==> flow/design.v <==
`timescale 1ns / 1ps
module DOTMATRIX_VERSION2(reset,power,clk,up,down,right,left,
                            y00,y01,y02,y03,
                            y10,y11,y12,y13,
                            y20,y21,y22,y23,
                            y30,y31,y32,y33);
input reset,power,clk,up,down,right,left;
output y00,y01,y02,y03,y10,y11,y12,y13,y20,y21,y22,y23,y30,y31,y32,y33;
reg [3:0]control;
reg [0:3]mat[0:3];
reg [3:0] i,j;
reg [1:0] row, col;
reg [3:0] present, next;
parameter INITIALLY = 4'b1111,	 
	    OFF       = 4'b1010,       
          START     = 4'b0101;       
always@(posedge clk)begin 
      control = {left,down,right,up};
      if(power)begin 
            if(reset)  present<=INITIALLY;
            else present<=next;
      end else present<=OFF;  
end 
always@(posedge clk)
begin 
    case(present)
        OFF : begin
                  for(j=0;j<4;j=j+1) begin
                        for(i=0;i<4;i=i+1) begin
                              mat[i][j]=0;
                        end
                  end
              end
        INITIALLY : begin
                        row=0;col=0;
                        for(j=0;j<4;j=j+1) begin
                              for(i=0;i<4;i=i+1) begin
                                    if(i==row & j==col) mat[i][j]=1'b1;
                                    else mat[i][j]=1'b0;
                              end
                        end
                       next = START;
                    end
        START : begin 
                  case(control)
                        4'b0001 : begin   
                                    row = row - 2'b01;
                                    for(j=0;j<4;j=j+1) begin
                                          for(i=0;i<4;i=i+1) begin
                                                if(i==row & j==col) mat[i][j]=1'b1;
                                                else mat[i][j]=1'b0;
                                          end
                                    end
                              end
                       4'b0010 : begin
                                    col = col + 2'b01;
                                    for(j=0;j<4;j=j+1)    begin
                                          for(i=0;i<4;i=i+1)  begin
                                                if(i==row & j==col) mat[i][j]=1'b1;
                                                else mat[i][j]=1'b0;
                                          end
                                    end
                              end
                        4'b0100 : begin
                                    row = row + 2'b01;
                                    for(j=0;j<4;j=j+1) begin
                                          for(i=0;i<4;i=i+1) begin
                                                if(i==row & j==col) mat[i][j]=1'b1;
                                                else mat[i][j]=1'b0;
                                          end
                                    end
                              end
                        4'b1000 : begin
                                    col = col - 2'b01;
                                    for(j=0;j<4;j=j+1) begin
                                          for(i=0;i<4;i=i+1) begin
                                                if(i==row & j==col) mat[i][j]=1'b1;
                                                else mat[i][j]=1'b0;
                                          end
                                    end
                              end
                        default : begin
                                    for(j=0;j<4;j=j+1)    begin
                                          for(i=0;i<4;i=i+1)  begin
                                                if(i==row & j==col) mat[i][j]=1'b1;
                                                else mat[i][j]=1'b0;
                                          end
                                    end
                              end
                  endcase     
            end 
      default : begin
                  row=0;col=0;
                  for(j=0;j<4;j=j+1) begin
                        for(i=0;i<4;i=i+1) begin
                              if(i==row & j==col) mat[i][j]=1'b1;
                              else mat[i][j]=1'b0;
                        end
                  end
                  next = START;
            end
    endcase 
end 
assign y00 = mat[0][0];   assign y01 = mat[0][1];   assign y02 = mat[0][2];   assign y03 = mat[0][3];
assign y10 = mat[1][0];   assign y11 = mat[1][1];   assign y12 = mat[1][2];   assign y13 = mat[1][3];
assign y20 = mat[2][0];   assign y21 = mat[2][1];   assign y22 = mat[2][2];   assign y23 = mat[2][3];
assign y30 = mat[3][0];   assign y31 = mat[3][1];   assign y32 = mat[3][2];   assign y33 = mat[3][3];
endmodule
Reports on DOTMATRIX_VERSION2
Tool output for the design above, in the order of the flow.
Line numbers count from 1 in the design file above.
Library cell names are shortened.
{"block": "inputs", "top_module": "DOTMATRIX_VERSION2", "clock_port": "clk", "lib": "sky130hd", "lib_corner": "tt_025C_1v80"}

Word level
Counts by Yosys on the flattened word-level netlist (proc, flatten, opt, wreduce). Print and check cells are left out. Cells with the same type and inputs are merged into one.
{"block": "classes", "addsub": 4, "eq_ne": 26, "muxes": 101, "n_logic": 82, "n_reduce_logical": 9}
{"block": "op_table", "operator": "1-bit AND", "n": 80}
{"block": "op_table", "operator": "1-bit two-way mux", "n": 80}
{"block": "op_table", "operator": "1-bit case mux with 4-bit select", "n": 16}
{"block": "op_table", "operator": "2-bit == test (first input constant)", "n": 12}
{"block": "op_table", "operator": "2-bit case mux with 2-bit select", "n": 4}
{"block": "op_table", "operator": "1-bit by 2-bit == test with 1-bit output (first input constant)", "n": 6}
{"block": "op_table", "operator": "2-bit zero test", "n": 6}
{"block": "op_table", "operator": "4-bit by 3-bit == test with 1-bit output (second input constant)", "n": 2}
{"block": "op_table", "operator": "4-bit == test (second input constant)", "n": 2}
{"block": "op_table", "operator": "3-bit != test (second input constant)", "n": 2}
{"block": "op_table", "operator": "2-bit by 1-bit adder with 2-bit output (second input constant)", "n": 2}
{"block": "op_table", "operator": "2-bit by 1-bit subtractor with 2-bit output (second input constant)", "n": 2}
{"block": "op_table", "operator": "2-bit AND reduction", "n": 2}
{"block": "op_table", "operator": "4-bit by 1-bit == test with 1-bit output (second input constant)", "n": 1}
{"block": "op_table", "operator": "4-bit by 2-bit == test with 1-bit output (second input constant)", "n": 1}
{"block": "op_table", "operator": "1-bit NOT", "n": 2}
{"block": "op_table", "operator": "2-bit OR reduction", "n": 1}
{"block": "op_table", "operator": "1-bit case mux with 2-bit select", "n": 1}
{"block": "word_totals", "ff_bits": 28, "word_cells": 232}

Depth
Yosys ltp: most cells in a row. Word level: on the elaborated netlist, between registers, memories and ports. Mapped: between sequential cells and ports; inverters and the memories' decode and read muxes count.
{"block": "depth", "depth_word": 6, "abc_area": 0, "mapped_depth": 6, "mapped_depth_nobuf": 6}

After synthesis
The flow's flattened synthesis, as Yosys stat reports it; memories are mapped. The netlist is that of the ABC_AREA named above (0 if unset); the other value can give another one.
Totals and module areas in this step are rounded.
{"block": "mapped", "cell_count": 107, "mapped_area_um2": 1144, "seq_area_um2": 560.5, "flip_flops": 26, "n_buf": 1}
{"block": "by_type", "cell": "dfxtp_1", "n": 22}
{"block": "by_type", "cell": "ha_1", "n": 11}
{"block": "by_type", "cell": "edfxtp_1", "n": 4}
{"block": "by_type", "cell": "o22ai_1", "n": 15}
{"block": "by_type", "cell": "nand3_1", "n": 8}
{"block": "by_type", "cell": "nand2b_1", "n": 5}
{"block": "by_type", "cell": "mux2i_1", "n": 3}
{"block": "by_type", "cell": "nor2_1", "n": 7}
{"block": "by_type", "cell": "nor4b_4", "n": 1}
{"block": "by_type", "cell": "nor2b_1", "n": 3}
{"block": "by_type", "cell": "xnor2_1", "n": 2}
{"block": "by_type", "cell": "o311ai_2", "n": 1}
{"block": "by_type", "cell": "a22oi_1", "n": 2}
{"block": "by_type", "cell": "inv_1", "n": 4}
{"block": "by_type", "cell": "nand2_1", "n": 4}
{"block": "by_type", "cell": "and2_1", "n": 2}
{"block": "by_type", "cell": "a21oi_1", "n": 2}
{"block": "by_type", "cell": "o32a_1", "n": 1}
Not listed: further types 10, cells in them 10.

Worst setup path after synthesis
Path of least setup slack by OpenSTA after synthesis, without wires, with an ideal clock, recovery checks aside; 20% of the period is set as input and as output delay. Where synthesis merged equal registers, the netlist keeps one of their names.
{"block": "synth_timing", "path_type": "register to register", "start": "register col[0]", "end": "register mat[3][2]", "period_ps": 1730, "arrival_ps": 1378, "setup_slack_ps": 224, "delay_ps": 1506, "driving_pins": 6, "path_buffers": 0, "synth_period_reached_ps": 1506}
"delay_ps" = arrival - input delay + setup time.
"driving_pins" counts driving pins, that of a launching flip-flop among them; a cell with two outputs on the path counts twice.
"synth_period_reached_ps" = period - worst setup slack (recovery checks aside). The figure is calculated, with input and output delays left at 20% of the set period.
The rows between start and end are the longest chain of elaborated cells between them; the timing report does not say that the signal goes this way. Where chains are equally long, one stands for them.
Each line given opens the expression or statement behind the cell; cells for indexed reads and writes are added by Yosys, which also makes memories of some case tables.
A register here has more assigning lines than the two given.
{"block": "synth_between", "path_cell_list": "edfxtp_1 inv_1 ha_1 mux2i_1 a32oi_1 o22ai_1", "elab_chain_cells": 5, "cone_cells": 16}
{"block": "synth_lines", "element": "start, declared", "line_no": 12, "text": "reg [1:0] row, col;"}
{"block": "synth_lines", "element": "start, assigned", "line_no": 56, "text": "col = col + 2'b01;"}
{"block": "synth_lines", "element": "start, assigned", "line_no": 74, "text": "col = col - 2'b01;"}
{"block": "synth_lines", "element": "2-bit by 1-bit subtractor with 2-bit output", "line_no": 74}
{"block": "synth_lines", "element": "2-bit == test", "line_no": 77, "text": "if(i==row & j==col) mat[i][j]=1'b1;"}
{"block": "synth_lines", "element": "1-bit AND", "line_no": 77}
{"block": "synth_lines", "element": "1-bit two-way mux", "line_no": 77}
{"block": "synth_lines", "element": "1-bit case mux with 4-bit select", "line_no": 45, "text": "case(control)"}
{"block": "synth_lines", "element": "end, assigned", "line_no": 39, "text": "else mat[i][j]=1'b0;"}
{"block": "synth_lines", "element": "end, assigned", "line_no": 50, "text": "if(i==row & j==col) mat[i][j]=1'b1;"}
{"block": "synth_lines", "element": "end, declared", "line_no": 10, "text": "reg [0:3]mat[0:3];"}

Worst path after layout
Path of least setup slack in the final report of entry B (OpenROAD, finished layout, wires in). Where an end is a register, its clock arrival counts in the times.
The path's times are printed in steps of 10 ps; the period is the one set.
{"block": "layout_timing", "path_type": "register to register", "start": "register control[0]", "end": "register mat[0][2]", "period_ps": 1040, "arrival_ps": 1700, "setup_slack_ps": -430, "driving_pins": 6, "path_buffers": 2}
The rows between start and end are the longest chain of elaborated cells between them; the timing report does not say that the signal goes this way. Where chains are equally long, one stands for them.
A register here has more assigning lines than the two given.
{"block": "layout_between", "path_cell_list": "dfxtp_4 nor4b_4 buf_4 mux2i_2 buf_4 o22ai_2", "elab_chain_cells": 2, "cone_cells": 5, "lines_between": 1}
{"block": "layout_lines", "element": "start, declared", "line_no": 9, "text": "reg [3:0]control;"}
{"block": "layout_lines", "element": "start, assigned", "line_no": 18, "text": "control = {left,down,right,up};"}
{"block": "layout_lines", "element": "4-bit == test", "line_no": 45, "text": "case(control)"}
{"block": "layout_lines", "element": "1-bit case mux with 4-bit select", "line_no": 45}
{"block": "layout_lines", "element": "end, assigned", "line_no": 39, "text": "else mat[i][j]=1'b0;"}
{"block": "layout_lines", "element": "end, assigned", "line_no": 50, "text": "if(i==row & j==col) mat[i][j]=1'b1;"}
{"block": "layout_lines", "element": "end, declared", "line_no": 10, "text": "reg [0:3]mat[0:3];"}

Below are 2 stored runs of the flow (Yosys, OpenROAD; platform sky130hd) on DOTMATRIX_VERSION2, each with its settings and what was measured, unordered. Constraints: input delay and output delay 20% of the set period each, output load 0.01 pF.
By "achievedPeriod_ps" is meant the clock period of the run minus its worst setup slack. This is arithmetic on one report: input and output delays are still those of the set period (20% each).
"worst_path_ps" is the time allowed to the run's worst setup path (the clock period less input and output delay, where it has them) less its slack. Clock arrival times count: a late capture clock shortens it, a late launch clock lengthens it.
"power_total_uw": no workload was simulated; the value follows from the tool's default switching activity.
"worst_path_ps" is known to 10 ps.
The results are shown rounded.

{"run": "entry A", "settings": { "period_ns": 2.0, "CORE_UTILIZATION": 49, "SETUP_SLACK_MARGIN": 0.18, "PLACE_DENSITY_LB_ADDON": 0.3, "CELL_PAD_IN_SITES_GLOBAL_PLACEMENT": 3, "ABC_AREA": 0, "GPL_ROUTABILITY_DRIVEN": 1, "CTS_CLUSTER_SIZE": 34, "CTS_CLUSTER_DIAMETER": 63, "SLEW_MARGIN": 5, "MIN_ROUTING_LAYER": "met2", "MAX_ROUTING_LAYER": "met4", "CAP_MARGIN": 20, "CORE_MARGIN": 2 }, "outcome": "not finished: placement ended with error FLW-0024"}
{"run": "entry B", "settings": { "period_ns": 1.04, "CAP_MARGIN": 20, "CORE_MARGIN": 2, "CORE_UTILIZATION": 40, "SLEW_MARGIN": 20 }, "results": { "synth_area_um2": 1144, "final_die_area_um2": 3303, "final_cell_area_um2": 1927, "finish.utilization_frac": 0.705, "fin_ws_ps": -425, "final_setup_tns_ps": -7714, "holdWs_ps": 284, "power_total_uw": 2293, "achievedPeriod_ps": 1465, "worst_path_ps": 1470, "critical_path_kind": "register to register" }}
